==> flow/design.v <==
module mem_ram(
output reg [7:0]saida, 
input [7:0] entrada, 
input [6:0] end_saida,
input [6:0] end_entrada,
input escrita,
input clk
);
   reg [6:0] reg_end_saida;
   reg [7:0] mem [32:0];  
always @(posedge clk) 
begin
		if (escrita)  
         mem[end_entrada] <= entrada;  
end
always @(negedge clk) 
begin
      saida <= mem[reg_end_saida];  
      reg_end_saida <= end_saida;  
end
endmodule
---- Step by step through the tools: mem_ram ----
The steps from the RTL of mem_ram to its reports follow in flow order.
Line numbers count from 1 in the design file above.
Cell names lack the library's common part.
A cell with n/a has no value.
design
  top module .............................. mem_ram
  clock ................................... clk
  standard-cell library ................... sky130hd
  corner .................................. tt_025C_1v80

---- Word-level counts ----
Yosys after proc, flatten, opt, wreduce and memory -nomap, before mapping. Enables and synchronous resets that opt folds into registers are not counted as muxes. Memory bits, and registers merged into a memory's read port (data or address), are not among the register bits. Print and check cells are not counted. Equal cells are merged and count once.
Memory sizes are those after Yosys's memory passes, which may raise the word count (mostly to a power of two), join words into wider ones and drop unused or constant bits.
operators by class
  multiplexer cells ....................... 3
operator list
  kind              count
  8-bit 2-to-1 mux  1
  6-bit 2-to-1 mux  1
  1-bit 2-to-1 mux  1
storage and ports
  bits in writable memories ............... 264
  memory cells ............................ 1
  word width x clocked read ports ......... 8
  register bits after elaboration ......... 6
  input port bits ......................... 24
  cells after elaboration ................. 5
memories
  name  words  bits a word  read ports  wr ports  line  source
  mem   33     8            1           1         10    reg [7:0] mem [32:0];

---- Logic depth ----
Longest topological path by Yosys (ltp), each cell counted once; first at word level (registers and memories cut), then after technology mapping (sequential cells cut; the memories' decode and read muxes count).
logic depth
  depth in word-level cells ............... 1
  ABC_AREA ................................ 0
  gate-level depth with buffers ........... 7
  depth with buffers taken out ............ 5

---- After synthesis ----
Yosys stat after the flow's synthesis: flattened, memories mapped to cells. It holds for the ABC_AREA given above (unset counts as 0); a run with the other value may have another netlist.
The area totals of this step are shown rounded.
cell types
  cell type  count  total area (sq um)
  edfxtp_1   264    7.93E+03
  mux2i_1    128    1.28E+03
  dfxtp_1    14     280.269
  a22oi_1    32     240.23
  a22o_1     16     140.134
  nor2_1     36     135.13
  o41ai_2    8      130.125
  a221oi_2   8      120.115
  a21oi_1    16     80.077
  a221oi_1   8      70.067
  buf_4      7      52.55
  o22ai_1    8      50.048
  buf_6      4      45.043
  nand2_1    12     45.043
  buf_12     2      40.038
  clkbuf_1   9      33.782
  nand3b_1   4      30.029
  nor2b_1    4      25.024
Other cell types: 11; their cells: 21.
mapped netlist
  mapped flip-flops ....................... 278
  sequential part of the area ............. 8200 sq um
  mapped area ............................. 11000 sq um
  buffers ................................. 32
  cell count .............................. 601

FLOW RESULTS
============

Module mem_ram, platform sky130hd: 2 stored runs of the flow (Yosys, OpenROAD) with differing settings, in no particular order. Input and output delays are each 20% of the period that was set; the output load is 0.01 pF.
By "overall power" is meant OpenSTA's value without simulated activity: inputs other than the clock are taken to toggle once in ten clock periods, and the tool carries that through the logic.
Values from the reports are rounded here.

---- run 1 ----
settings
  period_ns = 1.96
  CORE_UTILIZATION = 23
  SETUP_SLACK_MARGIN = -0.01
  PLACE_DENSITY = 0.55
  CORE_ASPECT_RATIO = 0.56
  GPL_TIMING_DRIVEN = 0
  CTS_CLUSTER_SIZE = 64
  CTS_CLUSTER_DIAMETER = 111
  CAP_MARGIN = 25
  SLEW_MARGIN = 35
  MIN_ROUTING_LAYER = met2
  MAX_ROUTING_LAYER = met4
  CORE_MARGIN = 2
results
  smallest hold slack ..................... 0.14 ns
  post-route utilization .................. 0.27
  synthesized cell area ................... 11000 sq um
  standard-cell area of the final layout .. 13000 sq um
  setup slack of the critical path ........ -0.84 ns
  overall power ........................... 10000 µW
  die outline area ........................ 49000 sq um
  sum of negative setup slack ............. -9.3 ns

---- run 2 ----
settings
  period_ns = 4.31
  CORE_UTILIZATION = 50
  SETUP_SLACK_MARGIN = -0.38
  PLACE_DENSITY_LB_ADDON = 0.19
  CORE_ASPECT_RATIO = 1.89
  CELL_PAD_IN_SITES_DETAIL_PLACEMENT = 2
  TNS_END_PERCENT = 20
  GPL_TIMING_DRIVEN = 1
  GPL_ROUTABILITY_DRIVEN = 1
  CAP_MARGIN = 5
  MIN_ROUTING_LAYER = met1
  MAX_ROUTING_LAYER = met5
  CORE_MARGIN = 2
  SLEW_MARGIN = 20
results
  overall power ........................... 5800 µW
  die outline area ........................ 23000 sq um
  synthesized cell area ................... 11000 sq um
  sum of negative setup slack ............. -1.4 ns
  smallest hold slack ..................... 0.87 ns
  setup slack of the critical path ........ -0.21 ns
  post-route utilization .................. 0.57
  standard-cell area of the final layout .. 12000 sq um
